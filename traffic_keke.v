==> flow/design.v <==
module traffic_keke (
    input clk,
    input rst_n,
    output reg ns_green,
    output reg ns_left_green,
    output reg ns_yellow,
    output reg ns_red,
    output reg ew_green,
    output reg ew_left_green,
    output reg ew_yellow,
    output reg ew_red
);
    localparam  S0_NS_LEFT     = 3'd0,
                S1_NS_GREEN    = 3'd1,
                S2_NS_YELLOW   = 3'd2,
                S3_EW_LEFT     = 3'd3,
                S4_EW_GREEN    = 3'd4,
                S5_EW_YELLOW   = 3'd5;
    reg [2:0] state;
    localparam  T_LEFT = 5'd10;
    localparam  T_GO   = 5'd31;
    localparam  T_YELLOW = 5'd5;
    reg [4:0] timer;
    always @(posedge clk or negedge rst_n) begin
        if (!rst_n) begin
            timer <= T_LEFT - 1;
            state <= S0_NS_LEFT;
        end else if (timer == 0) begin
            case (state)
                S0_NS_LEFT: begin state = S1_NS_GREEN; timer = T_GO - 1; end
                S1_NS_GREEN: begin state = S2_NS_YELLOW; timer = T_YELLOW - 1; end
                S2_NS_YELLOW: begin state = S3_EW_LEFT; timer = T_LEFT - 1; end
                S3_EW_LEFT: begin state = S4_EW_GREEN; timer = T_GO - 1; end
                S4_EW_GREEN: begin state = S5_EW_YELLOW; timer = T_YELLOW -1; end
                S5_EW_YELLOW: begin state = S0_NS_LEFT; timer = T_LEFT - 1; end
                default : begin state = S0_NS_LEFT; timer = T_LEFT - 1; end
            endcase
        end else if (timer > 0) timer = timer -1 ;
    end
    always @(*) begin
        ns_green = 0;ns_left_green = 0;ns_yellow = 0;ns_red = 0;
        ew_green = 0;ew_left_green = 0;ew_yellow = 0;ew_red = 0;
        case (state)
            S0_NS_LEFT:begin
                ns_left_green = 1;
                ew_red = 1;
            end 
            S1_NS_GREEN:begin
                ns_green = 1;
                ew_red = 1;
            end 
            S2_NS_YELLOW:begin
                ns_yellow = 1;
                ew_red = 1;
            end 
            S3_EW_LEFT: begin
                ew_left_green = 1;
                ns_red = 1;
            end 
            S4_EW_GREEN:begin
                ew_green = 1;
                ns_red = 1;
            end 
            S5_EW_YELLOW:begin
                ew_yellow = 1;
                ns_red = 1;
            end
            default: begin
                ew_red = 1;
                ns_left_green = 1;
            end
        endcase 
    end
endmodule
* Tool chain data of traffic_keke *
What the tools print for traffic_keke, step after step.
Lines are those of the file above, counted from 1.
Library cell names are shortened.
The mark -- stands for no value.

inputs
  design top = traffic_keke
  clock port = clk
  standard-cell library = sky130hd
  library corner = tt_025C_1v80

* After elaboration *
Yosys after proc, flatten, opt, wreduce and memory -nomap, before mapping. Memory bits, and registers merged into a memory's read port (data or address), are not among the register bits. Print and check cells are not counted. Equal cells are merged and count once.

operators by class
  add/sub/neg operators = 1
  multipliers = 0
  divide/modulo/power cells = 0
  order comparisons = 1
  eq/ne operators = 5
  shifts and indexed selects = 0
  muxes and demuxes = 12
  bitwise gates (word level) = 0
  reductions and logical operators = 7

operator list
  cell                                                                   count
  3-bit case mux with 5-bit select                                       1
  5-bit case mux with 2-bit select                                       1
  5-bit 2-to-1 mux                                                       2
  1-bit 2-to-1 mux                                                       8
  3-bit by 2-bit == test with 1-bit output (second input constant)       2
  3-bit == test (second input constant)                                  2
  5-bit by 1-bit subtractor with 5-bit output (second input constant)    1
  5-bit by 1-bit > comparator with 1-bit output (second input constant)  1
  5-bit zero test                                                        1
  5-bit OR reduction                                                     1
  2-bit OR reduction                                                     2
  3-bit by 1-bit == test with 1-bit output (second input constant)       1
  3-bit zero test                                                        1
  3-bit OR reduction                                                     1
  2-bit nonzero test                                                     1

word-level totals
  register bits = 8
  latch bits = 0
  memory bits (writable) = 0
  bits in read-only memories = 0
  word width x clocked read ports = 0
  memory cells = 0
  input bits = 2
  output and inout bits = 8

* Logic depth *
Depth = most cells in a row (Yosys ltp): at word level without a register or memory, in the mapped netlist without a sequential cell, where the memories' decode and read muxes count.

depth
  depth in word-level cells = 4
  ABC_AREA = 1
  depth in mapped cells = 6
  gate-level depth less buffers = 6

* Mapped cells and area *
Source: synth_stat.txt of the flow (Yosys; design flattened, memories mapped). It holds for the ABC_AREA given above (unset counts as 0); a run with the other value may have another netlist.
The area totals of this step are shown rounded.

mapped netlist
  cells in the netlist = 65
  chip area (Yosys) = 542 sq um
  flip-flops = 11

cell types
  cell type  count
  dfrtp_1    8
  nand2_1    27
  dfstp_2    3
  inv_1      9
  o21ai_2    3
  nand3_2    2
  ha_1       1
  nor2_2     2
  buf_6      1
  nor2_1     3
  nand3_1    2
  xnor2_1    1
  nor4_1     1
  nor3_1     1
  inv_2      1

* Path before layout *
Source: OpenSTA report_checks on the synthesized netlist (no wires, ideal clock, input and output delay 20% of the period each), path of least setup slack; recovery checks are left aside. Register names are those of the netlist, which keeps one name where synthesis merged equal registers.

path after synthesis
  path type = register -> output
  from = reg state
  to = out ns_red
  clock period = 2000 ps
  launch time at the first pin = 0 ps
  arrival time = 957 ps
  required time = 1600 ps
  path slack = 643 ps
  delay of the path = 957 ps
  stages = 3
  buffers on the path = 0
  period reached after synthesis = 1357 ps

"delay of the path" is the arrival time less input delay plus setup time.
A path that ends at an output port has no setup time.
"stages": output pins that drive a net of the path, with the launching flip-flop's if there is one; two outputs of one cell count as two.
"period reached after synthesis" = period - worst setup slack (recovery checks aside). The figure is calculated, with input and output delays left at 20% of the set period.
Where an end lacks its bit number, it is one bit of the signal, or one of the new flip-flops if synthesis recoded a state register.
The rows between start and end are the longest chain of elaborated cells between them; the timing report does not say that the signal goes this way. Where chains are equally long, one stands for them.
A line is the first line of the expression or statement that the cell stems from. Yosys adds cells for indexed reads and writes and turns some case tables into memories.
At most two assigning lines are given for a register; there are more.

on the way, after synthesis
  cells stage by stage = dfrtp_1 -> nor3_1 -> inv_1
  cells in the longest elaborated chain = 3
  elaborated cells on any way between the ends = 5
  those cells by class = eq/ne: 3; mux: 1; reduce/logical: 1

RTL lines, path after synthesis
  element             RTL line  text
  from (decl)         19        reg [2:0] state;
  from (assign)       27        state <= S0_NS_LEFT;
  from (assign)       30        S0_NS_LEFT: begin state = S1_NS_GREEN; timer = T_GO - 1; end
  3-bit == test       43        case (state)
  3-bit OR reduction  --
  1-bit 2-to-1 mux    43
  to (decl)           7         output reg ns_red,

* Path in the finished layout *
From the final timing report of run A: the path of least setup slack in the routed layout; clock arrival at registers is part of the times.
The report prints the path's times to 10 ps; the period is as set.

path post-layout
  path type = register -> output
  from = reg state
  to = out ns_left_green
  clock period = 1460 ps
  launch time at the first pin = 270 ps
  arrival time = 1210 ps
  required time = 1170 ps
  path slack = -40 ps
  stages = 3
  buffers on the path = 1

Where an end lacks its bit number, it is one bit of the signal, or one of the new flip-flops if synthesis recoded a state register.
The rows between start and end are the longest chain of elaborated cells between them; the timing report does not say that the signal goes this way. Where chains are equally long, one stands for them.
At most two assigning lines are given for a register; there are more.

on the way, post-layout
  cells stage by stage = dfrtp_1 -> nor4_2 -> buf_2
  cells in the longest elaborated chain = 3
  elaborated cells on any way between the ends = 7
  those cells by class = eq/ne: 5; mux: 1; reduce/logical: 1

RTL lines, path post-layout
  element             RTL line  text
  from (decl)         19        reg [2:0] state;
  from (assign)       27        state <= S0_NS_LEFT;
  from (assign)       30        S0_NS_LEFT: begin state = S1_NS_GREEN; timer = T_GO - 1; end
  3-bit == test       43        case (state)
  5-bit OR reduction  --
  1-bit 2-to-1 mux    43
  to (decl)           5         output reg ns_left_green,

Settings and measured results of 2 stored flow runs for module traffic_keke (sky130hd), not sorted in any way. The constraints put input and output delay at 20% of the set period each and load the outputs with 0.01 pF.
"clock period achieved": clock period set for the run, less the worst setup slack. It is reckoned from that one timing run; input and output delays stay at 20% of the period that was set.
"critical setup path time": the worst setup path's part of the clock period (all of it between registers, 20% less for each end at a port) less its slack. A launch clock that arrives late makes it longer, a capture clock that arrives late makes it shorter.
"power": no workload was simulated; the value follows from the tool's default switching activity.
"critical setup path time" is given in steps of 10 ps.
Results are given in rounded form.
Settings: n/a = not set for that run.

setting or result                        run A               run B
period_ns                                1.46                1.93
CORE_UTILIZATION                         52                  40
SETUP_SLACK_MARGIN                       -0.04               0.25
PLACE_DENSITY_LB_ADDON                   0.22                n/a
CORE_MARGIN                              7                   2
ABC_AREA                                 1                   n/a
GPL_ROUTABILITY_DRIVEN                   0                   n/a
MAX_ROUTING_LAYER                        met4                n/a
CAP_MARGIN                               20                  20
SLEW_MARGIN                              20                  20
synthesized cell area (sq um)            542                 537
clock period achieved (ps)               1497                1678
setup slack of the worst path (ps)       -37                 252
standard-cell area after layout (sq um)  731                 716
critical setup path time (ps)            1210                1290
type of the worst setup path             register -> output  register -> output
utilization of the finished layout (%)   76.9                56.4
area of the die (sq um)                  2140                1650
setup total negative slack (ps)          -37                 0
power (uW)                               483                 389
