==> flow/design.v <==
module opt3 (
    input clk,
    input rst_n,
    output reg ns_green,
    output reg n_left_green,
    output reg s_left_green,
    output reg ns_yellow,
    output reg n_red,
    output reg s_red,
    output reg ns_red,
    output reg ew_green,
    output reg e_left_green,
    output reg w_left_green,
    output reg ew_yellow,
    output reg e_red,
    output reg w_red,
    output reg ew_red
);
    localparam  S0_N_LEFT      = 3'd0,
                S1_S_LEFT      = 3'd1, 
                S2_NS_GREEN    = 3'd2,
                S3_NS_YELLOW   = 3'd3,
                S4_E_LEFT      = 3'd4,
                S5_W_LEFT      = 3'd5, 
                S6_EW_GREEN    = 3'd6,
                S7_EW_YELLOW   = 3'd7;
    reg [2:0] state;
    localparam  T_LEFT = 5'd10;
    localparam  T_GO   = 5'd31;
    localparam  T_YELLOW = 5'd5;
    reg [4:0] timer;
    always @(posedge clk or negedge rst_n) begin
        if (!rst_n) begin
            timer <= T_LEFT - 1;
            state <= S0_N_LEFT;
        end else if (timer == 0) begin
            case (state)
                S0_N_LEFT: begin state <= S1_S_LEFT; timer <= T_LEFT - 1; end
                S1_S_LEFT: begin state <= S2_NS_GREEN; timer <= T_GO - 1; end
                S2_NS_GREEN: begin state <= S3_NS_YELLOW; timer <= T_YELLOW - 1; end
                S3_NS_YELLOW: begin state <= S4_E_LEFT; timer <= T_LEFT - 1; end
                S4_E_LEFT: begin state <= S5_W_LEFT; timer <= T_LEFT - 1; end
                S5_W_LEFT: begin state <= S6_EW_GREEN; timer <= T_GO - 1; end
                S6_EW_GREEN: begin state <= S7_EW_YELLOW; timer <= T_YELLOW - 1; end
                S7_EW_YELLOW: begin state <= S0_N_LEFT; timer <= T_LEFT -1; end
                default : begin state <= S0_N_LEFT; timer <= T_LEFT - 1; end
            endcase
        end else if (timer > 0) timer <= timer -1 ;
    end
    always @(*) begin
        ns_green = 0;n_left_green = 0;s_left_green = 0;ns_yellow = 0;n_red = 0;s_red = 0;ns_red = 0;
        ew_green = 0;e_left_green = 0;w_left_green = 0;ew_yellow = 0;e_red = 0;w_red = 0;ew_red = 0;
        case (state)
            S0_N_LEFT:begin
                n_left_green = 1;
                s_red = 1;
                ew_red = 1;
                ns_red = 1;
            end 
            S1_S_LEFT:begin
                s_left_green = 1;
                n_red = 1;
                ew_red = 1;
                ns_red = 1;
            end 
            S2_NS_GREEN:begin
                ns_green = 1;
                ew_red = 1;
                n_red = 1;
                s_red = 1;
            end 
            S3_NS_YELLOW: begin
                ns_yellow = 1;
                ew_red = 1;
            end 
            S4_E_LEFT:begin
                e_left_green = 1;
                w_red = 1;
                ns_red = 1;
                ew_red = 1;
            end 
            S5_W_LEFT:begin
                w_left_green = 1;
                e_red = 1;
                ns_red = 1;
                ew_red = 1;
            end
            S6_EW_GREEN: begin
                ew_green = 1;
                ns_red = 1;
                e_red = 1;
                w_red = 1;
            end
            S7_EW_YELLOW: begin
                ew_yellow = 1;
                ns_red = 1;
            end
            default: begin
                n_left_green = 1;
                s_red = 1;
                ew_red = 1;
            end
        endcase 
    end
endmodule
Reports on opt3
What the tools print for opt3, step after step.
Lines are those of the file above, counted from 1.
{"block": "inputs", "top": "opt3", "clock": "clk", "library": "sky130hd", "lib_corner": "tt_025C_1v80"}

Elaborated design
Counts by Yosys on the flattened word-level netlist (proc, flatten, opt, wreduce; memories kept). Register bits leave out memories and registers merged into their read ports (data or address). Print and check cells are left out.
Yosys's memory passes give these memory sizes; they may raise the number of words (mostly to a power of two), join words into wider ones and drop unused or constant bits.
{"block": "op_classes", "add_sub_neg": 1, "compare": 1, "muxes": 2, "reduce_logical": 2}
{"block": "op_table", "op": "5-bit two-way mux", "count": 2}
{"block": "op_table", "op": "5-bit by 1-bit subtractor with 5-bit output with constant B", "count": 1}
{"block": "op_table", "op": "5-bit by 1-bit > comparator with 1-bit output with constant B", "count": 1}
{"block": "op_table", "op": "5-bit zero test", "count": 1}
{"block": "op_table", "op": "2-bit nonzero test", "count": 1}
{"block": "word_totals", "reg_bits": 8, "romBits": 176, "memories": 2, "inputBits": 2, "output_inout_bits": 14, "word_cells": 10}
{"block": "memory_table", "memory": "(name not given)", "words": 8, "word_bits": 14, "rd": 1, "wr": 0, "line": 53, "rtl": "case (state)"}
{"block": "memory_table", "memory": "(name not given)", "words": 8, "word_bits": 8, "rd": 1, "wr": 0, "line": 37, "rtl": "case (state)"}

Depth
Yosys ltp: most cells in a row. Word level: on the elaborated netlist, between registers, memories and ports. Mapped: between sequential cells and ports; inverters and the memories' decode and read muxes count.
{"block": "depth", "ltp_word": 3, "abc_area": 0, "ltp_mapped": 5, "mapped_depth_nobuf": 5}

Mapped cells and area
Source: synth_stat.txt of the flow (Yosys; design flattened, memories mapped). It holds for the ABC_AREA given above (unset counts as 0); a run with the other value may have another netlist.
{"block": "by_type", "type": "sky130_fd_sc_hd__dfrtp_1", "count": 6, "type_area_um2": 150.144}
{"block": "by_type", "type": "sky130_fd_sc_hd__ha_1", "count": 7, "type_area_um2": 87.584}
{"block": "by_type", "type": "sky130_fd_sc_hd__dfstp_2", "count": 2, "type_area_um2": 52.55}
{"block": "by_type", "type": "sky130_fd_sc_hd__and2_1", "count": 5, "type_area_um2": 31.28}
{"block": "by_type", "type": "sky130_fd_sc_hd__xnor2_1", "count": 3, "type_area_um2": 26.275}
{"block": "by_type", "type": "sky130_fd_sc_hd__nor2b_1", "count": 4, "type_area_um2": 25.024}
{"block": "by_type", "type": "sky130_fd_sc_hd__nor4b_4", "count": 1, "type_area_um2": 23.773}
{"block": "by_type", "type": "sky130_fd_sc_hd__inv_1", "count": 6, "type_area_um2": 22.522}
{"block": "by_type", "type": "sky130_fd_sc_hd__mux2i_1", "count": 2, "type_area_um2": 20.019}
{"block": "by_type", "type": "sky130_fd_sc_hd__nor2_1", "count": 4, "type_area_um2": 15.014}
{"block": "by_type", "type": "sky130_fd_sc_hd__mux2_2", "count": 1, "type_area_um2": 11.261}
{"block": "by_type", "type": "sky130_fd_sc_hd__nand2_1", "count": 3, "type_area_um2": 11.261}
{"block": "by_type", "type": "sky130_fd_sc_hd__a21oi_1", "count": 2, "type_area_um2": 10.01}
{"block": "by_type", "type": "sky130_fd_sc_hd__o21a_1", "count": 1, "type_area_um2": 7.507}
{"block": "by_type", "type": "sky130_fd_sc_hd__a31oi_1", "count": 1, "type_area_um2": 6.256}
{"block": "by_type", "type": "sky130_fd_sc_hd__nand2b_1", "count": 1, "type_area_um2": 6.256}
{"block": "by_type", "type": "sky130_fd_sc_hd__or2_2", "count": 1, "type_area_um2": 6.256}
{"block": "by_type", "type": "sky130_fd_sc_hd__nor3_1", "count": 1, "type_area_um2": 5.005}
Not listed: further types 2, cells in them 2.
{"block": "synth_totals", "cells": 53, "synth_area_um2": 526.8, "seqArea_um2": 202.7, "ffs": 8, "buffers": 1}

Path before layout
Source: OpenSTA report_checks on the synthesized netlist (no wires, ideal clock, input and output delay 20% of the period each), path of least setup slack; recovery checks are left aside. Register names are those of the netlist, which keeps one name where synthesis merged equal registers.
{"block": "synth_timing", "path_type": "register -> output", "start": "register state[0]", "end": "output s_red", "period_ps": 1500, "output_delay_ps": 300, "launch_ps": 0, "arrival_time_ps": 1169, "required_time_ps": 1200, "path_slack_ps": 31, "path_delay_ps": 1169, "driving_pins": 5, "path_buffers": 0, "period_less_setup_slack_ps": 1469}
"path_delay_ps" = arrival - input delay + setup time.
A path that ends at an output port has no setup time.
"driving_pins" counts driving pins, that of a launching flip-flop among them; a cell with two outputs on the path counts twice.
"period_less_setup_slack_ps" is the clock period less the worst setup slack; recovery checks do not enter. This is arithmetic on one report: input and output delays are still those of the set period (20% each).
The rows between start and end are the longest chain of elaborated cells between them; the timing report does not say that the signal goes this way. Where chains are equally long, one stands for them.
Each line given opens the expression or statement behind the cell; cells for indexed reads and writes are added by Yosys, which also makes memories of some case tables.
The chain passes a memory read, where the word-level depth is cut; so it can be longer than that depth.
A register here has more assigning lines than the two given.
{"block": "synth_between", "cell_sequence": "sky130_fd_sc_hd__dfrtp_1 sky130_fd_sc_hd__inv_1 sky130_fd_sc_hd__ha_1 sky130_fd_sc_hd__nor2b_1 sky130_fd_sc_hd__or2_2", "elab_chain_len": 1, "cone_cells": 1, "cone_lines": 1, "classes_between": "memory: 1"}
{"block": "synth_lines", "element": "start, declared", "line": 27, "rtl": "reg [2:0] state;"}
{"block": "synth_lines", "element": "start, assigned", "line": 35, "rtl": "state <= S0_N_LEFT;"}
{"block": "synth_lines", "element": "start, assigned", "line": 38, "rtl": "S0_N_LEFT: begin state <= S1_S_LEFT; timer <= T_LEFT - 1; end"}
{"block": "synth_lines", "element": "memory read 8 x 14 bit", "line": 53, "rtl": "case (state)"}
{"block": "synth_lines", "element": "end, declared", "line": 9, "rtl": "output reg s_red,"}
Nets of the timed path that keep an RTL name, with a line that drives or declares them; the list need not be complete.
{"block": "synth_named_nets", "signal": "n_left_green", "line": 53}

Path in the finished layout
From the final timing report of run 1: the path of least setup slack in the routed layout; clock arrival at registers is part of the times.
The report prints the path's times to 10 ps; the period is as set.
{"block": "layout_timing", "path_type": "register -> output", "start": "register state[1]", "end": "output ew_yellow", "period_ps": 1820, "output_delay_ps": 360, "launch_ps": 240, "arrival_time_ps": 1460, "required_time_ps": 1460, "path_slack_ps": 0, "driving_pins": 5, "path_buffers": 2}
The rows between start and end are the longest chain of elaborated cells between them; the timing report does not say that the signal goes this way. Where chains are equally long, one stands for them.
The chain passes a memory read, where the word-level depth is cut; so it can be longer than that depth.
A register here has more assigning lines than the two given.
{"block": "layout_between", "cell_sequence": "sky130_fd_sc_hd__dfrtp_1 sky130_fd_sc_hd__buf_4 sky130_fd_sc_hd__ha_1 sky130_fd_sc_hd__and2_1 sky130_fd_sc_hd__dlygate4sd2_1", "elab_chain_len": 1, "cone_cells": 1, "cone_lines": 1, "classes_between": "memory: 1"}
{"block": "layout_lines", "element": "start, declared", "line": 27, "rtl": "reg [2:0] state;"}
{"block": "layout_lines", "element": "start, assigned", "line": 35, "rtl": "state <= S0_N_LEFT;"}
{"block": "layout_lines", "element": "start, assigned", "line": 38, "rtl": "S0_N_LEFT: begin state <= S1_S_LEFT; timer <= T_LEFT - 1; end"}
{"block": "layout_lines", "element": "memory read 8 x 14 bit", "line": 53, "rtl": "case (state)"}
{"block": "layout_lines", "element": "end, declared", "line": 14, "rtl": "output reg ew_yellow,"}

--- measured runs ---
Record of 2 stored runs of the RTL-to-layout flow on opt3, platform sky130hd. The runs are unordered. Constraints: input delay and output delay 20% of the set period each, output load 0.01 pF.
"period_less_ws_ps": clock period set for the run, less the worst setup slack. It is reckoned from that one timing run; input and output delays stay at 20% of the period that was set.
"total_power_uw" rests on the timing tool's default activity at the inputs, not on a simulated workload.

Run 1
==> flow/run.sh <==
#!/bin/bash
# the make line also repeats the synthesis and layout settings of config.mk as NAME=value (left out here)
make -C /OpenROAD-flow-scripts/flow DESIGN_CONFIG=/design/flow/config.mk WORK_HOME=/design/flow/orfs CLKGATE_MAP_FILE= finish
==> flow/config.mk <==
export PLATFORM = sky130hd
export DESIGN_NAME = opt3
export DESIGN_NICKNAME = opt3
export VERILOG_FILES = /design/flow/design.v
export SDC_FILE = /design/flow/constraint.sdc
export NUM_CORES = 4
export LEC_CHECK = 0
export CAP_MARGIN = 0
export CORE_MARGIN = 2
export CORE_UTILIZATION = 56
export PLACE_DENSITY = 0.75
export SLEW_MARGIN = 35
export TNS_END_PERCENT = 50
==> flow/constraint.sdc <==
create_clock -name core_clock -period 1.82 [get_ports {clk}]
set_input_delay 0.3640 -clock core_clock [delete_from_list [all_inputs] [get_ports {clk}]]
set_output_delay 0.3640 -clock core_clock [all_outputs]
set_load 0.01 [all_outputs]

==> results of run 1, as JSON <==
{
  "die_footprint_um2": 1202.0,
  "total_power_uw": 287.2,
  "period_less_ws_ps": 1822,
  "layout_stdcell_area_um2": 748.2,
  "utilization_frac": 0.824,
  "setup_worst_slack_ps": -2,
  "ys_area_um2": 526.8,
  "setupTns_ps": -2
}

Run 2
==> flow/run.sh <==
#!/bin/bash
# the make line also repeats the synthesis and layout settings of config.mk as NAME=value (left out here)
make -C /OpenROAD-flow-scripts/flow DESIGN_CONFIG=/design/flow/config.mk WORK_HOME=/design/flow/orfs CLKGATE_MAP_FILE= finish
==> flow/config.mk <==
export PLATFORM = sky130hd
export DESIGN_NAME = opt3
export DESIGN_NICKNAME = opt3
export VERILOG_FILES = /design/flow/design.v
export SDC_FILE = /design/flow/constraint.sdc
export NUM_CORES = 4
export LEC_CHECK = 0
export ABC_AREA = 1
export CAP_MARGIN = 20
export CELL_PAD_IN_SITES_GLOBAL_PLACEMENT = 3
export CORE_MARGIN = 9
export CORE_UTILIZATION = 63
export GPL_TIMING_DRIVEN = 0
export PLACE_DENSITY_LB_ADDON = 0.16
export SETUP_SLACK_MARGIN = -0.13
export SLEW_MARGIN = 0
export TNS_END_PERCENT = 60
==> flow/constraint.sdc <==
create_clock -name core_clock -period 1.55 [get_ports {clk}]
set_input_delay 0.3100 -clock core_clock [delete_from_list [all_inputs] [get_ports {clk}]]
set_output_delay 0.3100 -clock core_clock [all_outputs]
set_load 0.01 [all_outputs]

==> results of run 2, as JSON <==
{
  "outcome": "did not finish, floorplanning stopped with PDN-0185"
}
--- end ---
